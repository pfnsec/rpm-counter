==> flow/design.v <==
module gauss(
    input clk,
    output reg d_ready,
    input      d_valid,
	input [12 - 1:0] adc_value,
    output reg [20 - 1:0] conv_value
);
    reg [5 - 1:0][12 - 1:0] conv_window;
    reg [5 - 1:0][5 - 1:0] conv_coeffs;
    integer i;
    initial begin
        conv_coeffs[0] = 1;
        conv_coeffs[1] = 13;
        conv_coeffs[2] = 32;
        conv_coeffs[3] = 13;
        conv_coeffs[4] = 1;
        for(i = 0; i < 5; i = i + 1) begin
            conv_window[i] <= 0;
        end
    end
    always @(posedge clk) begin
        conv_window[0] <= adc_value;
        for(i = 0; i < 4; i = i + 1) begin
            conv_window[i + 1] <= conv_window[i];
        end
        conv_value = 0;
        for(i = 0; i < 5; i = i + 1) begin
            conv_value = conv_value + conv_window[i] * conv_coeffs[i];
        end
    end
endmodule
# ---- Tool chain data of gauss
# What the tools print for gauss, step after step.
# Lines are those of the file above, counted from 1.
# Cell names lack the library's common part.
# Not given: n/a
dict set report inputs {
  design {gauss}
  clock_port {clk}
  cell_library {sky130hd}
  lib_corner {tt_025C_1v80}
}

# ---- After elaboration
# Yosys after proc, flatten, opt, wreduce and memory -nomap, before mapping. Enables and synchronous resets that opt folds into registers are not counted as muxes. Memory bits, and registers merged into a memory's read port (data or address), are not among the register bits. Print and check cells are not counted. Equal cells are merged and count once.
dict set report op_classes {
  n_addsub 3
  mul 2
}
# op n
set op_table {}
lappend op_table {{multiplier 12 x 4 -> 16 bit with constant B} 2}
lappend op_table {{adder 18 x 12 -> 19 bit} 1}
lappend op_table {{adder 17 x 16 -> 18 bit} 1}
lappend op_table {{adder 12 x 16 -> 17 bit} 1}
dict set report bits {
  wordCells 7
  output_inout_bits 21
  regBits 79
}

# ---- Logic depth
# Yosys ltp: most cells in a row. Word level: on the elaborated netlist, between registers, memories and ports. Mapped: between sequential cells and ports; inverters and the memories' decode and read muxes count.
dict set report depth {
  ltp_word 4
  abc_area 0
  ltp_mapped 17
  depth_no_buf 17
}

# ---- Netlist
# The flow's flattened synthesis, as Yosys stat reports it; memories are mapped. The netlist is that of the ABC_AREA named above (0 if unset); the other value can give another one.
dict set report mapped {
  stdcells 400
  buffers 6
  synth_area_mm2 0.0046094
  ff_cells 78
}
# cell n
set by_type {}
lappend by_type {dfxtp_1 78}
lappend by_type {fa_1 64}
lappend by_type {ha_1 61}
lappend by_type {inv_1 106}
lappend by_type {a21o_1 7}
lappend by_type {xnor2_1 6}
lappend by_type {a21oi_1 9}
lappend by_type {xor2_1 3}
lappend by_type {and3_1 4}
lappend by_type {o21ai_0 5}
lappend by_type {buf_4 3}
lappend by_type {nand3_1 4}
lappend by_type {a31oi_1 3}
lappend by_type {nor4_1 3}
lappend by_type {or2_2 3}
lappend by_type {a2111oi_0 2}
lappend by_type {a221oi_1 2}
lappend by_type {a211oi_1 2}
# Other cell types: 25; their cells: 35.

# ---- Worst setup path after synthesis
# Path of least setup slack by OpenSTA after synthesis, without wires, with an ideal clock, recovery checks aside; 20% of the period is set as input and as output delay. Where synthesis merged equal registers, the netlist keeps one of their names.
dict set report synth_timing {
  path_kind {reg2reg}
  start {register conv_window}
  end {register conv_value[17]}
  slack_ns 2.512
  path_delay_ns 4.478
  t_first_pin_ns 0.000
  path_buffers 1
  t_arrival_ns 4.348
  setup_ns 0.130
  stages 17
  period_ns 6.99
  synth_period_reached_ns 4.478
}
# "path_delay_ns" is the arrival time less input delay plus setup time.
# "stages": output pins that drive a net of the path, with the launching flip-flop's if there is one; two outputs of one cell count as two.
# "synth_period_reached_ns" is the clock period less the worst setup slack; recovery checks do not enter. This is arithmetic on one report: input and output delays are still those of the set period (20% each).
# Where an end lacks its bit number, it is one bit of the signal, or one of the new flip-flops if synthesis recoded a state register.
# Between the ends stands the longest chain of elaborated cells between them, by number of cells; it is not shown to be the way that was timed. Of several equally long chains one is given.
# Each line given opens the expression or statement behind the cell; cells for indexed reads and writes are added by Yosys, which also makes memories of some case tables.
dict set report synth_between {
  cell_sequence {dfxtp_1 inv_1 fa_1 inv_1 fa_1 fa_1 fa_1 inv_1 fa_1 inv_1 ha_1 buf_6 a21o_1 a221oi_1 o31ai_1 a21oi_1 a31oi_1}
  elab_chain_cells 4
}
# element line_no
set synth_rtl {}
lappend synth_rtl {{start, declared} 8} ;# reg [5 - 1:0][12 - 1:0] conv_window;
lappend synth_rtl {{multiplier 12 x 4 -> 16 bit} 28} ;# conv_value = conv_value + conv_window[i] * conv_coeffs[i];
lappend synth_rtl {{adder 12 x 16 -> 17 bit} 28}
lappend synth_rtl {{adder 17 x 16 -> 18 bit} 28}
lappend synth_rtl {{adder 18 x 12 -> 19 bit} 28}
lappend synth_rtl {{end, assigned} 26} ;# conv_value = 0;
lappend synth_rtl {{end, assigned} 28}
lappend synth_rtl {{end, declared} 6} ;# output reg [20 - 1:0] conv_value

# ---- Timing after layout
# From the final timing report of run 2: the path of least setup slack in the routed layout; clock arrival at registers is part of the times.
dict set report layout_timing {
  path_kind {reg2reg}
  start {register conv_window}
  end {register conv_value[17]}
  t_arrival_ns 5.04
  period_ns 6.43
  t_first_pin_ns 0.33
  stages 16
  path_buffers 0
  setup_ns 0.12
  slack_ns 1.60
}
# Where an end lacks its bit number, it is one bit of the signal, or one of the new flip-flops if synthesis recoded a state register.
# Between the ends stands the longest chain of elaborated cells between them, by number of cells; it is not shown to be the way that was timed. Of several equally long chains one is given.
dict set report layout_between {
  cell_sequence {dfxtp_1 inv_1 fa_1 inv_1 fa_1 fa_1 fa_1 inv_1 fa_1 inv_1 ha_1 and3_1 a221oi_1 o31ai_1 a21oi_1 a31oi_1}
  elab_chain_cells 4
}
# element line_no
set layout_rtl {}
lappend layout_rtl {{start, declared} 8} ;# reg [5 - 1:0][12 - 1:0] conv_window;
lappend layout_rtl {{multiplier 12 x 4 -> 16 bit} 28} ;# conv_value = conv_value + conv_window[i] * conv_coeffs[i];
lappend layout_rtl {{adder 12 x 16 -> 17 bit} 28}
lappend layout_rtl {{adder 17 x 16 -> 18 bit} 28}
lappend layout_rtl {{adder 18 x 12 -> 19 bit} 28}
lappend layout_rtl {{end, assigned} 26} ;# conv_value = 0;
lappend layout_rtl {{end, assigned} 28}
lappend layout_rtl {{end, declared} 6} ;# output reg [20 - 1:0] conv_value

; Module gauss, platform sky130hd: 2 stored runs of the flow (Yosys, OpenROAD) with differing settings, in no particular order. Input and output delays are each 20% of the period that was set; the output load is 0.01 pF.
; "clock_period_reached_ns" is the run's clock period less its worst setup slack. It is reckoned from that one timing run; input and output delays stay at 20% of the period that was set.
; "worst_setup_path_time_ns" means the part of the period allowed to the worst setup path (the constraints hold back 20% at inputs and 20% at outputs) less its slack; where the path has registers, the arrival times of their clocks count too.

[run 1: settings]
period_ns = 7.39
CORE_UTILIZATION = 61
SETUP_SLACK_MARGIN = 0.24
PLACE_DENSITY_LB_ADDON = 0.26
CORE_MARGIN = 9
CELL_PAD_IN_SITES_DETAIL_PLACEMENT = 2
GPL_TIMING_DRIVEN = 0
CTS_CLUSTER_SIZE = 95
SLEW_MARGIN = 35
MAX_ROUTING_LAYER = met5
CAP_MARGIN = 20
[run 1: results]
outcome = no results, placement failed with DPL-0033

[run 2: settings]
period_ns = 6.43
CORE_UTILIZATION = 28
SETUP_SLACK_MARGIN = 0.54
PLACE_DENSITY_LB_ADDON = 0.14
CORE_ASPECT_RATIO = 0.71
MIN_ROUTING_LAYER = met1
CAP_MARGIN = 20
CORE_MARGIN = 2
SLEW_MARGIN = 20
[run 2: results]
dieArea_mm2 = 0.0175194
setup_tns_ns = 0.000
fin_util_frac = 0.34
ys_area_mm2 = 0.0046094
worst_setup_path_time_ns = 4.83
critical_path_kind = reg2reg
clock_period_reached_ns = 4.830
final_hold_ws_ns = 0.324
final_setup_ws_ns = 1.600
stdcell_area_mm2 = 0.0054803
